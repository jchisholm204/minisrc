==> flow/design.v <==
module ControlUnit(
    ir, nRst, clock,
    mb_select, minc_select, rf_write, my_select, alu_control, mpc_select, msrc2_select, mdst_select,
    ra_enable, rb_enable, rz0_enable, rhi_enable, rm_enable, ir_enable, ry_enable, rpc_enable, rpc_temp_enable, rlo_enable,
    zero, rz_b31
);
    input wire nRst, clock;
    input wire [31:0]ir;
    input wire zero, rz_b31;
    output wire ra_enable, rb_enable, rz0_enable, rhi_enable, rm_enable, ir_enable, ry_enable, rpc_enable, rpc_temp_enable, rlo_enable;    
    output wire mb_select, minc_select, mpc_select, msrc2_select, mdst_select;
    output wire rf_write;
    output wire [2:0] my_select;
    output wire [3:0] alu_control;
    reg [2:0]cycle;
    initial
    begin
        cycle = 3'd5;
    end
    always @(posedge clock)
    begin
        case(cycle)
            3'd1   :   cycle = 3'd2;
            3'd2   :   cycle = 3'd3;
            3'd3   :   cycle = 3'd4;
            3'd4   :   cycle = 3'd5;
            3'd5   :   cycle = 3'd1;
        endcase
    end
    assign ir_enable = (cycle == 3'd1) ? 1 : 0;
    assign rpc_enable = (cycle == 3'd1) ? 1 : 0;
    assign rpc_temp_enable = 1;                  
    assign mb_select = (ir[31:28] == 4'b0000) ? 1 : 0 | (ir[31:27] == 5'b00010) ? 1 : 0 | (ir[31:28] == 4'b0110) ? 1 : 0 | (ir[31:27] == 5'b01110) ? 1 : 0;
    assign minc_select = (ir[31:27] == 5'b10011) & ((~ir[22] & ~ir[21] & zero) | (ir[22] & ~ir[21] & ~zero) | (~ir[22] & ir[21] & ~rz_b31) | (ir[22] & ir[21] & rz_b31));
    assign rf_write = ((cycle == 3'd5) ? 1 : 0) & 
                    !(  (ir[31:27] == 5'b00010) ? 1 : 0 | 
                        (ir[31:27] == 5'b10011) ? 1 : 0 | 
                        (ir[31:27] == 5'b10101) ? 1 : 0 | 
                        (ir[31:27] == 5'b10111) ? 1 : 0 | 
                        (ir[31:28] == 4'b1101 ) ? 1 : 0 | 
                        (ir[31:27] == 5'b01111) ? 1 : 0 | 
                        (ir[31:27] == 5'b10000) ? 1 : 0     );
    assign my_select =  (ir[31:27] == 5'b11001) ? 3'd1 :    
                        (ir[31:27] == 5'b11000) ? 3'd3 :    
                        (ir[31:27] == 5'b00000) ? 3'd2 :    
                        (ir[31:27] == 5'b00001) ? 3'd2 :    
                        (ir[31:27] == 5'b10100) ? 3'd4 :    
                        3'd0;
    assign mpc_select = (ir[31:27] == 5'b10100) ? 1 :
                        (ir[31:27] == 5'b10101) ? 1 :
                        0;
    assign msrc2_select =   (ir[31:27] == 5'b01111) ? 1:
                            (ir[31:27] == 5'b10000) ? 1:
                            (ir[31:27] == 5'b10111) ? 1:
                            0;
    assign mdst_select =    (ir[31:27] == 5'b1010) ? 1 : 0;               
    assign alu_control =    (ir[31:27] == 5'b00011) ? 4'b0000 :          
                            (ir[31:27] == 5'b00100) ? 4'b0001 :          
                            (ir[31:27] == 5'b00101) ? 4'b0010 :          
                            (ir[31:27] == 5'b00110) ? 4'b0011 :          
                            (ir[31:27] == 5'b00111) ? 4'b0100 :          
                            (ir[31:27] == 5'b01000) ? 4'b0101 :          
                            (ir[31:27] == 5'b01001) ? 4'b0110 :          
                            (ir[31:27] == 5'b01010) ? 4'b0111 :          
                            (ir[31:27] == 5'b01011) ? 4'b1000 :          
                            (ir[31:27] == 5'b01100) ? 4'b0000 : 
                            (ir[31:27] == 5'b01101) ? 4'b0010 : 
                            (ir[31:27] == 5'b01110) ? 4'b0011 : 
                            (ir[31:27] == 5'b01111) ? 4'b1001 :          
                            (ir[31:27] == 5'b10000) ? 4'b1010 :          
                            (ir[31:27] == 5'b10001) ? 4'b1011 :          
                            (ir[31:27] == 5'b10010) ? 4'b1100 :          
                            4'b0000;
    assign rlo_enable = (ir[31:27] == 5'b01111) ? 1 : 0 | (ir[31:27] == 5'b10000) ? 1 : 0;
    assign rhi_enable = rlo_enable;
    assign ra_enable = 1;
    assign rb_enable = 1;
    assign rz0_enable = 1;
    assign rm_enable = 1;
    assign ry_enable = 1;
endmodule
# Reports on ControlUnit
# The steps from the RTL of ControlUnit to its reports follow in flow order.
# Line numbers count from 1 in the design file above.
# Operators carry their Yosys type and port widths (W data, S select, Z words).
# Cell names lack the library's common part.
# A cell with n/a has no value.
# inputs
design,ControlUnit
clk_port,clock
cell_library,sky130hd
pvt_corner,tt_025C_1v80

# Word-level counts
# Yosys after proc, flatten, opt, wreduce and memory -nomap, before mapping. Memory bits, and registers merged into a memory's read port (data or address), are not among the register bits. Print and check cells are not counted.
# op_classes
equal,38
mux,42
n_logic,17
reduce_logical,13
# op_table
cell,n
$reduce_bool A32 Y1,9
$eq A5 B5 Y1 const B,13
$mux W4,16
$eq A5 B4 Y1 const B,10
$logic_not A32 Y1,1
$eq A5 B3 Y1 const B,4
$mux W1,20
$eq A5 B2 Y1 const B,3
$pmux W3 S5,1
$mux W3,5
$and A1 B1 Y1,10
$eq A3 B2 Y1 const B,2
$eq A3 B3 Y1 const B,2
$eq A5 B1 Y1 const B,1
$logic_not A5 Y1,1
$reduce_bool A5 Y1,1
$not A1 Y1,4
$eq A4 B3 Y1 const B,1
$eq A4 B4 Y1 const B,1
$logic_not A4 Y1,1
$or A1 B1 Y1,3
$eq A3 B1 Y1 const B,1
# word_totals
ff_bits,3
in_bits,36
out_inout_bits,23
wordCells,111

# Longest topological paths
# Longest topological path by Yosys (ltp), each cell counted once; first at word level (registers and memories cut), then after technology mapping (sequential cells cut; the memories' decode and read muxes count).
# logic_depth
depth_word,17
ABC_AREA,0
ltp_mapped,5
depth_no_buf,3

# Synthesis result
# Yosys stat after the flow's synthesis: flattened, memories mapped to cells. It holds for the ABC_AREA given above (unset counts as 0); a run with the other value may have another netlist.
# Totals and module areas in this step are rounded.
# synth_totals
cells,77
yosys_area_um2,550
seqArea_um2,90
flip_flops,3
buf_cells,14
# by_type
cell_type,n,type_area_um2
edfxtp_1,3,90.086
buf_4,8,60.058
nor3_1,5,25.024
or3_1,4,25.024
nand2_1,6,22.522
nor2_1,6,22.522
a21oi_1,4,20.019
buf_2,4,20.019
nand2b_1,3,18.768
xnor2_1,2,17.517
a2111oi_2,1,15.014
a21o_1,2,15.014
nand3_1,3,15.014
o21ai_0,3,15.014
ha_1,1,12.512
o22ai_1,2,12.512
mux2_2,1,11.261
nor4bb_1,1,10.01
# Other cell types: 16; their cells: 18.

# Worst setup path after synthesis
# Source: OpenSTA report_checks on the synthesized netlist (no wires, ideal clock, input and output delay 20% of the period each), path of least setup slack; recovery checks are left aside. Register names are those of the netlist, which keeps one name where synthesis merged equal registers.
# synth_timing
path_kind,in2out
start,input port ir[28]
end,output port rlo_enable
tclk_ns,2.09
in_delay_ns,0.418
output_delay_ns,0.418
t_first_pin_ns,0.418
arrival_time_ns,1.411
required_time_ns,1.672
path_slack_ns,0.261
path_delay_ns,0.993
driving_pins,4
n_path_buf,2
period_less_setup_slack_ns,1.829
# "path_delay_ns" is the arrival time less input delay plus setup time.
# At an output port there is no setup time.
# "driving_pins" counts driving pins, that of a launching flip-flop among them; a cell with two outputs on the path counts twice.
# "period_less_setup_slack_ns" = period - worst setup slack (recovery checks aside). The figure is calculated, with input and output delays left at 20% of the set period.
# The rows between start and end are the longest chain of elaborated cells between them; the timing report does not say that the signal goes this way. Where chains are equally long, one stands for them.
# Each line given opens the expression or statement behind the cell; cells for indexed reads and writes are added by Yosys, which also makes memories of some case tables.
# synth_via
cell_sequence,buf_2 or3_1 o22ai_1 buf_4
elab_chain_len,4
cells_between,5
classes_between,eq/ne: 2; mux: 2; reduce/logical: 1
# synth_lines
element,line_no,rtl
"start, declared",8,input wire [31:0]ir;
$eq A5 B5 Y1,74,assign rlo_enable = (ir[31:27] == 5'b01111) ? 1 : 0 | (ir[31:27] == 5'b10000) ? 1 : 0;
$reduce_bool A32 Y1,74,
$mux W1 (2 in a row),74,
"end, declared",10,"output wire ra_enable, rb_enable, rz0_enable, rhi_enable, rm_enable, ir_enable, ry_enable, rpc_enable, rpc_tem ..."
# Nets of the timed path that keep an RTL name, with a line that drives or declares them; the list need not be complete.
# synth_named_nets
signal,line_no
rhi_enable,74

# Worst path after layout
# Path of least setup slack in the final report of record 1 (OpenROAD, finished layout, wires in). Where an end is a register, its clock arrival counts in the times.
# layout_timing
path_kind,in2out
start,input port ir[21]
end,output port minc_select
tclk_ns,2.03
in_delay_ns,0.41
output_delay_ns,0.41
t_first_pin_ns,0.41
arrival_time_ns,1.47
required_time_ns,1.62
path_slack_ns,0.15
driving_pins,5
n_path_buf,2
# The rows between start and end are the longest chain of elaborated cells between them; the timing report does not say that the signal goes this way. Where chains are equally long, one stands for them.
# layout_via
cell_sequence,buf_6 and2_4 or3_4 a2111oi_4 buf_2
elab_chain_len,7
cells_between,13
cone_lines,1
classes_between,logic: 13
# layout_lines
element,line_no,rtl
"start, declared",8,input wire [31:0]ir;
$not A1 Y1,34,assign minc_select = (ir[31:27] == 5'b10011) & ((~ir[22] & ~ir[21] & zero) | (ir[22] & ~ir[21] & ~zero) | (~ir ...
$and A1 B1 Y1 (2 in a row),34,
$or A1 B1 Y1 (3 in a row),34,
$and A1 B1 Y1,34,
"end, declared",11,"output wire mb_select, minc_select, mpc_select, msrc2_select, mdst_select;"

Subject: flow runs of ControlUnit

Hi,

2 stored runs of ControlUnit in the flow (synthesis by Yosys, layout by OpenROAD, sky130hd cells), in arbitrary order. Constraints: input delay and output delay 20% of the set period each, output load 0.01 pF.
By "achieved_period_ns" is meant the clock period of the run minus its worst setup slack. This is arithmetic on one report: input and output delays are still those of the set period (20% each).
"timing.worst_path_ns" = time allowed to the worst setup path (clock period - input delay - output delay, where it has them) - its slack; a late launch clock adds to it, a late capture clock takes from it.
"power_mw" rests on the timing tool's default activity at the inputs, not on a simulated workload.
Values from the reports are rounded here.

Record 1, flow files:
==> flow/run.sh <==
#!/bin/bash
# the make line also repeats the synthesis and layout settings of config.mk as NAME=value (left out here)
make -C /OpenROAD-flow-scripts/flow DESIGN_CONFIG=/design/flow/config.mk WORK_HOME=/design/flow/orfs CLKGATE_MAP_FILE= finish
==> flow/config.mk <==
export PLATFORM = sky130hd
export DESIGN_NAME = ControlUnit
export DESIGN_NICKNAME = ControlUnit
export VERILOG_FILES = /design/flow/design.v
export SDC_FILE = /design/flow/constraint.sdc
export NUM_CORES = 4
export LEC_CHECK = 0
export ABC_AREA = 0
export CAP_MARGIN = 20
export CELL_PAD_IN_SITES_DETAIL_PLACEMENT = 0
export CELL_PAD_IN_SITES_GLOBAL_PLACEMENT = 0
export CORE_ASPECT_RATIO = 1.1
export CORE_MARGIN = 2
export CORE_UTILIZATION = 22
export CTS_CLUSTER_DIAMETER = 227
export GPL_ROUTABILITY_DRIVEN = 1
export HOLD_SLACK_MARGIN = -0.06
export MIN_ROUTING_LAYER = met1
export PLACE_DENSITY_LB_ADDON = 0.26
export SETUP_SLACK_MARGIN = 0.41
export SLEW_MARGIN = 20
export TNS_END_PERCENT = 95
==> flow/constraint.sdc <==
create_clock -name core_clock -period 2.03 [get_ports {clock}]
set_input_delay 0.4060 -clock core_clock [delete_from_list [all_inputs] [get_ports {clock}]]
set_output_delay 0.4060 -clock core_clock [all_outputs]
set_load 0.01 [all_outputs]

==> results of record 1, as CSV <==
result,value
holdWs_ns,0.76
finalCellArea_um2,1100
timing.worst_path_ns,1.07
timing.worst_path_kind,"in2out"
achieved_period_ns,1.879
ws_setup_ns,0.15
power_mw,0.35
yosys_chip_area_um2,550
fin_tns_ns,0.000
fin_util_frac,0.49
dieArea_um2,2900

Record 2, flow files:
==> flow/run.sh <==
#!/bin/bash
# the make line also repeats the synthesis and layout settings of config.mk as NAME=value (left out here)
make -C /OpenROAD-flow-scripts/flow DESIGN_CONFIG=/design/flow/config.mk WORK_HOME=/design/flow/orfs CLKGATE_MAP_FILE= finish
==> flow/config.mk <==
export PLATFORM = sky130hd
export DESIGN_NAME = ControlUnit
export DESIGN_NICKNAME = ControlUnit
export VERILOG_FILES = /design/flow/design.v
export SDC_FILE = /design/flow/constraint.sdc
export NUM_CORES = 4
export LEC_CHECK = 0
export CAP_MARGIN = 20
export CORE_MARGIN = 4
export CORE_UTILIZATION = 32
export CTS_CLUSTER_DIAMETER = 137
export CTS_CLUSTER_SIZE = 26
export MIN_ROUTING_LAYER = met1
export SLEW_MARGIN = 20
==> flow/constraint.sdc <==
create_clock -name core_clock -period 1.91 [get_ports {clock}]
set_input_delay 0.3820 -clock core_clock [delete_from_list [all_inputs] [get_ports {clock}]]
set_output_delay 0.3820 -clock core_clock [all_outputs]
set_load 0.01 [all_outputs]

==> results of record 2, as CSV <==
result,value
timing.worst_path_ns,1.14
timing.worst_path_kind,"in2out"
yosys_chip_area_um2,550
holdWs_ns,0.76
fin_tns_ns,0.000
fin_util_frac,0.61
finalCellArea_um2,960
dieArea_um2,2400
power_mw,0.33
achieved_period_ns,1.905
ws_setup_ns,0.005

Regards
